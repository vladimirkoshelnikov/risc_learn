==> flow/design.v <==
module rf #(
    parameter REGISTER_ADDRESS_WIDTH    = 5,
    parameter REGISTER_ADDRESS_DEPTH    = 32,
    parameter DATA_WIDTH                = 32
) (
    input   bit clk,
    input   bit a_reset_n,
    input   bit we,
    input   bit [REGISTER_ADDRESS_WIDTH - 1 : 0] address1,
    input   bit [REGISTER_ADDRESS_WIDTH - 1 : 0] address2,
    input   bit [REGISTER_ADDRESS_WIDTH - 1 : 0] address3,
    output  bit [DATA_WIDTH - 1 : 0] read_data_1,
    output  bit [DATA_WIDTH - 1 : 0] read_data_2,
    input   bit [DATA_WIDTH - 1 : 0] write_data
);
    bit [REGISTER_ADDRESS_DEPTH - 1 : 0] [DATA_WIDTH - 1: 0] RF_DATA ;    
    always_comb begin
        read_data_1 <= RF_DATA[address1];
        read_data_2 <= RF_DATA[address2];
    end
    always_ff @(posedge clk, negedge a_reset_n) begin
        if (~a_reset_n)  begin
            RF_DATA <= 'b0;
        end
        else begin
            if (we & address3 != 0 ) RF_DATA[address3] <= write_data;
        end 
    end
endmodule
* From RTL to reports: rf
What the tools print for rf, step after step.
Lines are those of the file above, counted from 1.
The mark - stands for no value.
- Design top :: rf
- Clock :: clk
- Library :: sky130hd
- Corner :: tt_025C_1v80

* After elaboration
Source: Yosys, flattened and elaborated, memories not mapped. Widths are those after wreduce; folded enables and synchronous resets count as part of the registers. Registers that Yosys merges into a memory's read port (data or address) are not register bits. Print and check cells do not count. Equal cells are merged and count once.
- Output and inout bits :: 64
- Flip-flop bits (word level) :: 1024
- Word-level cells :: 11
- Input port bits :: 50
- Shift operators :: 4
- $add $sub $neg :: 1
- Bitwise logic cells :: 4
- Reductions and logical operators :: 1
** Operators by type and width (number)
- indexed select 1024 x 11 -> 32 bit :: 2
- bitwise AND 1024 bit :: 1
- OR 1024 bit :: 1
- NOT 1024 bit :: 1
- variable shift 32 x 33 -> 1024 bit :: 1
- variable shift 32 x 33 -> 1024 bit (first input constant) :: 1
- negator 10 -> 33 bit :: 1
- nonzero test 5 bit :: 1
- bitwise AND 1 bit :: 1

* Depth
Yosys ltp: most cells in a row. Word level: on the elaborated netlist, between registers, memories and ports. Mapped: between sequential cells and ports; inverters and the memories' decode and read muxes count.
- Depth in word-level cells :: 5
- ABC_AREA :: 0
- Gate-level depth with buffers :: 15
- Gate-level depth less buffers :: 9

* After synthesis
The flow's flattened synthesis, as Yosys stat reports it; memories are mapped. The netlist is that of the ABC_AREA named above (0 if unset); the other value can give another one.
** Cell types
- sky130_fd_sc_hd__dfrtp_1 :: number 1024, area in all 2.56E+04 um2
- sky130_fd_sc_hd__mux2i_1 :: number 1024, area in all 1.02E+04 um2
- sky130_fd_sc_hd__nand2_1 :: number 828, area in all 3.11E+03 um2
- sky130_fd_sc_hd__a22o_1 :: number 345, area in all 3.02E+03 um2
- sky130_fd_sc_hd__o21ai_0 :: number 482, area in all 2.41E+03 um2
- sky130_fd_sc_hd__mux2_2 :: number 174, area in all 1.96E+03 um2
- sky130_fd_sc_hd__a22oi_1 :: number 193, area in all 1448.89 um2
- sky130_fd_sc_hd__clkbuf_1 :: number 346, area in all 1.3E+03 um2
- sky130_fd_sc_hd__nand3_1 :: number 199, area in all 995.955 um2
- sky130_fd_sc_hd__a21oi_1 :: number 194, area in all 970.931 um2
- sky130_fd_sc_hd__buf_2 :: number 158, area in all 790.758 um2
- sky130_fd_sc_hd__o21ai_1 :: number 108, area in all 540.518 um2
- sky130_fd_sc_hd__a31oi_1 :: number 64, area in all 400.384 um2
- sky130_fd_sc_hd__nor3_1 :: number 68, area in all 340.326 um2
- sky130_fd_sc_hd__and2_1 :: number 33, area in all 206.448 um2
- sky130_fd_sc_hd__mux2_1 :: number 11, area in all 123.869 um2
- sky130_fd_sc_hd__buf_1 :: number 26, area in all 97.594 um2
- sky130_fd_sc_hd__nor2_1 :: number 17, area in all 63.811 um2
Other cell types: 33; their cells: 79.
- Cell count :: 5373
- Buffer cells :: 543
- Sequential area :: 25624.6 um2
- Synthesis area :: 54275.8 um2
- Mapped flip-flops :: 1024

* Timing after synthesis
Source: OpenSTA report_checks on the synthesized netlist (no wires, ideal clock, input and output delay 20% of the period each), path of least setup slack; recovery checks are left aside. Register names are those of the netlist, which keeps one name where synthesis merged equal registers.
- Path kind :: input to register
- Start point :: input address3[0]
- End point :: register RF_DATA
- Clock period :: 3.13 ns
- Path delay :: 2.482 ns
- Input delay :: 0.626 ns
- Path buffers :: 3
- Library setup time :: 0.125 ns
- Arrival :: 2.983 ns
- Launch time at the first pin :: 0.626 ns
- Slack :: 0.022 ns
- Driving pins on the path :: 11
- Required time :: 3.005 ns
- Synthesis period reached :: 3.108 ns
"path delay" is the arrival time less input delay plus setup time.
"driving pins on the path": output pins that drive a net of the path, with the launching flip-flop's if there is one; two outputs of one cell count as two.
"synthesis period reached" = period - worst setup slack (recovery checks aside). The figure is calculated, with input and output delays left at 20% of the set period.
An end named without its bit number is one bit of that signal or, where synthesis recoded a state register, one of its new flip-flops.
The rows between start and end are the longest chain of elaborated cells between them; the timing report does not say that the signal goes this way. Where chains are equally long, one stands for them.
A line is the first line of the expression or statement that the cell stems from. Yosys adds cells for indexed reads and writes and turns some case tables into memories.
- Cell sequence :: sky130_fd_sc_hd__buf_2 sky130_fd_sc_hd__inv_1 sky130_fd_sc_hd__ha_1 sky130_fd_sc_hd__clkbuf_2 sky130_fd_sc_hd__nor3b_1 sky130_fd_sc_hd__ha_1 sky130_fd_sc_hd__nor3b_2 sky130_fd_sc_hd__and3_1 sky130_fd_sc_hd__nor3b_4 sky130_fd_sc_hd__buf_4 sky130_fd_sc_hd__mux2_2
- Cells in the longest elaborated chain :: 5
- Elaborated cells on any way between the ends :: 8
- Source lines of those cells :: 1
- Classes of those cells :: add/sub: 1; shift: 2; logic: 4; reduce/logical: 1
** RTL lines, path after synthesis
- start: declaration :: line 11 : input   bit [REGISTER_ADDRESS_WIDTH - 1 : 0] address3,
- negator 10 -> 33 bit :: line 26 : if (we & address3 != 0 ) RF_DATA[address3] <= write_data;
- variable shift 32 x 33 -> 1024 bit :: line 26
- NOT 1024 bit :: line 26
- bitwise AND 1024 bit :: line 26
- OR 1024 bit :: line 26
- end: assignment :: line 23 : RF_DATA <= 'b0;
- end: assignment :: line 26
- end: declaration :: line 16 : bit [REGISTER_ADDRESS_DEPTH - 1 : 0] [DATA_WIDTH - 1: 0] RF_DATA ;

* Worst path after layout
From the final timing report of job 1: the path of least setup slack in the routed layout; clock arrival at registers is part of the times.
- Path kind :: input to output
- Start point :: input address1[2]
- End point :: output read_data_1[12]
- Slack :: 0.00 ns
- Required time :: 2.69 ns
- Arrival :: 2.69 ns
- Clock period :: 3.36 ns
- Driving pins on the path :: 9
- Output delay :: 0.67 ns
- Launch time at the first pin :: 0.67 ns
- Path buffers :: 4
- Input delay :: 0.67 ns
The rows between start and end are the longest chain of elaborated cells between them; the timing report does not say that the signal goes this way. Where chains are equally long, one stands for them.
- Cell sequence :: sky130_fd_sc_hd__clkdlybuf4s15_2 sky130_fd_sc_hd__nor2b_4 sky130_fd_sc_hd__buf_12 sky130_fd_sc_hd__bufbuf_16 sky130_fd_sc_hd__a22o_1 sky130_fd_sc_hd__nor3_1 sky130_fd_sc_hd__a31oi_1 sky130_fd_sc_hd__nand3_2 sky130_fd_sc_hd__clkdlybuf4s15_1
- Cells in the longest elaborated chain :: 1
- Elaborated cells on any way between the ends :: 1
- Source lines of those cells :: 1
- Classes of those cells :: shift: 1
** RTL lines, path after layout
- start: declaration :: line 9 : input   bit [REGISTER_ADDRESS_WIDTH - 1 : 0] address1,
- indexed select 1024 x 11 -> 32 bit :: line 18 : read_data_1 <= RF_DATA[address1];
- end: declaration :: line 12 : output  bit [DATA_WIDTH - 1 : 0] read_data_1,

Lab notebook: rf

Measured data: module rf, platform sky130hd, 2 stored runs of the flow under differing settings, order arbitrary. Input and output delays are each 20% of the period that was set; the output load is 0.01 pF.
"total power of the final layout": no workload was simulated; the value follows from the tool's default switching activity.

** Job 1
- Settings :: period_ns=3.36; CAP_MARGIN=20; CORE_MARGIN=2; CORE_UTILIZATION=40; SLEW_MARGIN=20
- Chip area in the Yosys report :: 54275.8 um2
- Setup total negative slack :: -0.003 ns
- Lowest hold slack :: 0.400 ns
- Setup slack of the critical path :: -0.003 ns
- Area inside the die boundary :: 138652.0 um2
- Standard-cell area after layout :: 67558.5 um2
- Total power of the final layout :: 39263 µW

** Job 2
- Settings :: period_ns=3.35; CORE_UTILIZATION=19; PLACE_DENSITY_LB_ADDON=0.02; CORE_ASPECT_RATIO=0.76; TNS_END_PERCENT=95; GPL_TIMING_DRIVEN=1; GPL_ROUTABILITY_DRIVEN=1; CTS_CLUSTER_DIAMETER=281; CAP_MARGIN=20; CORE_MARGIN=2; SLEW_MARGIN=20
- Chip area in the Yosys report :: 54275.8 um2
- Setup total negative slack :: 0.000 ns
- Lowest hold slack :: 0.397 ns
- Setup slack of the critical path :: 0.038 ns
- Area inside the die boundary :: 289996.0 um2
- Standard-cell area after layout :: 75427.3 um2
- Total power of the final layout :: 44269 µW
